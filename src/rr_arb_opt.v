==> flow/design.v <==
module rr_arb_opt #(
    parameter  REQ_NUM = 7
) (
    input   logic                    clk     ,
    input   logic                    rst_n   ,
    input   logic   [REQ_NUM-1:0]    req     ,
    output  logic   [REQ_NUM-1:0]    grant
);
localparam N = REQ_NUM;
localparam W = $clog2(REQ_NUM);
logic [N-1:0] req_masked;
logic [N-1:0] mask_flag;
logic [N-1:0] grant_masked;
logic [N-1:0] grant_unmasked;
logic         all_req_flag;
logic [W-1:0] ptr;
logic [W-1:0] hit_ptr;
generate
    genvar i;
    for(i=0;i<N;i=i+1) begin: HIT_POINTER_RECORD
        assign mask_flag[i] = (i > ptr) ? 1'b1 : 1'b0;
    end
endgenerate
assign req_masked = req & mask_flag;
assign grant_masked[N-1:0] = req_masked & (~(req_masked-1));
assign grant_unmasked[N-1:0] = req & (~(req-1));
assign all_req_flag = ~(|req_masked);
assign grant = ({N{all_req_flag}} & grant_unmasked) | grant_masked;
assign hit_ptr = onehot2bin(grant);
always @(posedge clk or negedge rst_n) begin
    if (!rst_n) begin
        ptr <= #1ns N - 1;
    end 
    else if (|req) begin
        ptr <= #1ns hit_ptr;
    end
end
function integer onehot2bin(input integer onehot);
    integer i;
    onehot2bin = 0;
    for (i=0; i<N; i=i+1) begin
        if (onehot[i]) onehot2bin = i;
    end
endfunction
endmodule
* Reports on rr_arb_opt
Tool output for the design above, in the order of the flow.
Line numbers count from 1 in the design file above.
Operators carry their Yosys type and port widths (W data, S select, Z words).
Cell names lack the library's common part.
Not given: -
- Top module :: rr_arb_opt
- Clock port :: clk
- Library :: sky130hd
- Corner :: tt_025C_1v80

* Word-level counts
Source: Yosys, flattened and elaborated, memories not mapped. Widths are those after wreduce; folded enables and synchronous resets count as part of the registers. Registers that Yosys merges into a memory's read port (data or address) are not register bits. Print and check cells do not count. Equal cells are merged and count once.
- Bits in registers :: 3
- Word-level cells :: 33
- Output and inout bits :: 7
- Input bits :: 9
- Bitwise operators :: 8
- Multiplexer cells :: 13
- Reductions and logical operators :: 2
- Add/subtract/negate cells :: 2
- Magnitude comparators :: 7
** Operators with widths (count)
- $and A7 B7 Y7 :: 4
- $mux W3 :: 5
- $sub A7 B1 Y7 const B :: 2
- $not A7 Y7 :: 2
- $reduce_or A7 Y1 :: 2
- $gt A3 B3 Y1 const A :: 3
- $mux W1 :: 8
- $or A7 B7 Y7 :: 1
- $gt A1 B3 Y1 const A :: 2
- $gt A2 B3 Y1 const A :: 2
- $not A1 Y1 :: 1

* Depth
Longest topological path by Yosys (ltp), each cell counted once; first at word level (registers and memories cut), then after technology mapping (sequential cells cut; the memories' decode and read muxes count).
- Depth after elaboration :: 13
- ABC_AREA :: 0
- Depth in mapped cells :: 5
- Depth with buffers taken out :: 4

* Netlist
The flow's flattened synthesis, as Yosys stat reports it; memories are mapped. The netlist is that of the ABC_AREA named above (0 if unset); the other value can give another one.
- Chip area (Yosys) :: 467.9 um^2
- Buffer cells :: 2
- Mapped cells :: 51
- Sequential part of the area :: 150.1 um^2
- Flip-flop cells :: 6
** Cell types
- dfrtp_1 :: count 6, area in all 150.144 um^2
- a21o_1 :: count 5, area in all 37.536 um^2
- o31ai_2 :: count 2, area in all 25.024 um^2
- a211oi_1 :: count 3, area in all 22.522 um^2
- o32a_4 :: count 1, area in all 22.522 um^2
- nand2_1 :: count 4, area in all 15.014 um^2
- and2_1 :: count 2, area in all 12.512 um^2
- nand2b_1 :: count 2, area in all 12.512 um^2
- nor2b_1 :: count 2, area in all 12.512 um^2
- nor3b_2 :: count 1, area in all 12.512 um^2
- o22ai_1 :: count 2, area in all 12.512 um^2
- nor2_1 :: count 3, area in all 11.261 um^2
- or4_4 :: count 1, area in all 11.261 um^2
- a221o_1 :: count 1, area in all 10.01 um^2
- nor3_1 :: count 2, area in all 10.01 um^2
- o21ai_0 :: count 2, area in all 10.01 um^2
- or4b_2 :: count 1, area in all 10.01 um^2
- nor4b_1 :: count 1, area in all 8.758 um^2
Not listed: further types 9, cells in them 10.

* Path before layout
Path of least setup slack by OpenSTA after synthesis, without wires, with an ideal clock, recovery checks aside; 20% of the period is set as input and as output delay. Where synthesis merged equal registers, the netlist keeps one of their names.
- Path type :: reg-to-output
- Start point :: register ptr
- End point :: output grant[1]
- Clock period :: 2.8 ns
- Delay of the path :: 1.693 ns
- Launch time at the first pin :: 0.000 ns
- Arrival time :: 1.693 ns
- External output delay :: 0.560 ns
- Path buffers :: 0
- Slack :: 0.547 ns
- Stages on the path :: 5
- Required time :: 2.240 ns
- Period reached after synthesis :: 2.253 ns
"delay of the path" is the arrival time less input delay plus setup time.
At an output port there is no setup time.
"stages on the path" counts driving pins, that of a launching flip-flop among them; a cell with two outputs on the path counts twice.
"period reached after synthesis" = period - worst setup slack (recovery checks aside). The figure is calculated, with input and output delays left at 20% of the set period.
An end named without its bit number is one bit of that signal or, where synthesis recoded a state register, one of its new flip-flops.
Between the ends stands the longest chain of elaborated cells between them, by number of cells; it is not shown to be the way that was timed. Of several equally long chains one is given.
Each line given opens the expression or statement behind the cell; cells for indexed reads and writes are added by Yosys, which also makes memories of some case tables.
- Path through :: dfrtp_1 > or4_4 > o32a_4 > nor3_1 > o21a_1
- Length of the longest elaborated chain :: 7
- Elaborated cells on any way between the ends :: 22
- Source lines of those cells :: 5
- Those cells by class :: add/sub (1); compare (7); mux (7); logic (6); reduce/logical (1)
** Ends and longest elaborated chain, after synthesis
- from (decl) :: RTL line 16 : logic [W-1:0] ptr;
- from (assign) :: RTL line 32 : ptr <= #1ns N - 1;
- from (assign) :: RTL line 35 : ptr <= #1ns hit_ptr;
- $gt A1 B3 Y1 :: RTL line 21 : assign mask_flag[i] = (i > ptr) ? 1'b1 : 1'b0;
- $mux W1 :: RTL line 21
- $and A7 B7 Y7 :: RTL line 24 : assign req_masked = req & mask_flag;
- $sub A7 B1 Y7 :: RTL line 25 : assign grant_masked[N-1:0] = req_masked & (~(req_masked-1));
- $not A7 Y7 :: RTL line 25
- $and A7 B7 Y7 :: RTL line 25
- $or A7 B7 Y7 :: RTL line 28 : assign grant = ({N{all_req_flag}} & grant_unmasked) | grant_masked;
- to (decl) :: RTL line 7 : output  logic   [REQ_NUM-1:0]    grant

* Path in the finished layout
Path of least setup slack in the final report of record 1 (OpenROAD, finished layout, wires in). Where an end is a register, its clock arrival counts in the times.
- Path type :: reg-to-output
- Start point :: register ptr
- End point :: output grant[4]
- Clock period :: 1.76 ns
- Required time :: 1.41 ns
- External output delay :: 0.35 ns
- Slack :: -0.53 ns
- Stages on the path :: 6
- Path buffers :: 2
- Arrival time :: 1.94 ns
- Launch time at the first pin :: 0.25 ns
An end named without its bit number is one bit of that signal or, where synthesis recoded a state register, one of its new flip-flops.
Between the ends stands the longest chain of elaborated cells between them, by number of cells; it is not shown to be the way that was timed. Of several equally long chains one is given.
- Path through :: dfrtp_1 > or4_4 > o32a_4 > buf_6 > o22ai_4 > buf_6
- Length of the longest elaborated chain :: 7
- Elaborated cells on any way between the ends :: 22
- Source lines of those cells :: 5
- Those cells by class :: add/sub (1); compare (7); mux (7); logic (6); reduce/logical (1)
** Ends and longest elaborated chain, after layout
- from (decl) :: RTL line 16 : logic [W-1:0] ptr;
- from (assign) :: RTL line 32 : ptr <= #1ns N - 1;
- from (assign) :: RTL line 35 : ptr <= #1ns hit_ptr;
- $gt A1 B3 Y1 :: RTL line 21 : assign mask_flag[i] = (i > ptr) ? 1'b1 : 1'b0;
- $mux W1 :: RTL line 21
- $and A7 B7 Y7 :: RTL line 24 : assign req_masked = req & mask_flag;
- $sub A7 B1 Y7 :: RTL line 25 : assign grant_masked[N-1:0] = req_masked & (~(req_masked-1));
- $not A7 Y7 :: RTL line 25
- $and A7 B7 Y7 :: RTL line 25
- $or A7 B7 Y7 :: RTL line 28 : assign grant = ({N{all_req_flag}} & grant_unmasked) | grant_masked;
- to (decl) :: RTL line 7 : output  logic   [REQ_NUM-1:0]    grant

Module rr_arb_opt, platform sky130hd: 2 stored runs of the flow (Yosys, OpenROAD) with differing settings, in no particular order. Input and output delays are each 20% of the period that was set; the output load is 0.01 pF.
"achieved period" means the clock period less the worst setup slack. The figure is calculated, with input and output delays left at 20% of the set period.
"time on the worst setup path" means the part of the period allowed to the worst setup path (the constraints hold back 20% at inputs and 20% at outputs) less its slack; where the path has registers, the arrival times of their clocks count too.
"total power after layout": no workload was simulated; the value follows from the tool's default switching activity.

** Record 1
- Settings :: period_ns=1.76; CORE_UTILIZATION=37; SETUP_SLACK_MARGIN=0.0; PLACE_DENSITY_LB_ADDON=0.27; CORE_ASPECT_RATIO=1.24; CELL_PAD_IN_SITES_GLOBAL_PLACEMENT=2; GPL_ROUTABILITY_DRIVEN=0; SLEW_MARGIN=0; CAP_MARGIN=20; CORE_MARGIN=2
- Post-route setup TNS :: -4.049 ns
- Worst slack on setup checks :: -0.531 ns
- Post-layout utilization :: 0.874
- Standard-cell area of the final layout :: 1,041.0 um^2
- Total power after layout :: 1,957 µW
- Chip area in the Yosys report :: 467.9 um^2
- Time on the worst setup path :: 1.94 ns
- Worst path kind :: reg-to-output
- Achieved period :: 2.291 ns
- Area inside the die boundary :: 1,566.8 um^2

** Record 2
- Settings :: period_ns=1.34; CORE_UTILIZATION=62; SETUP_SLACK_MARGIN=0.11; PLACE_DENSITY_LB_ADDON=0.18; CELL_PAD_IN_SITES_DETAIL_PLACEMENT=2; ABC_AREA=1; GPL_ROUTABILITY_DRIVEN=0; CTS_CLUSTER_DIAMETER=313; CAP_MARGIN=40; CORE_MARGIN=2; SLEW_MARGIN=20
- Outcome :: incomplete, floorplanning halted on PDN-0185
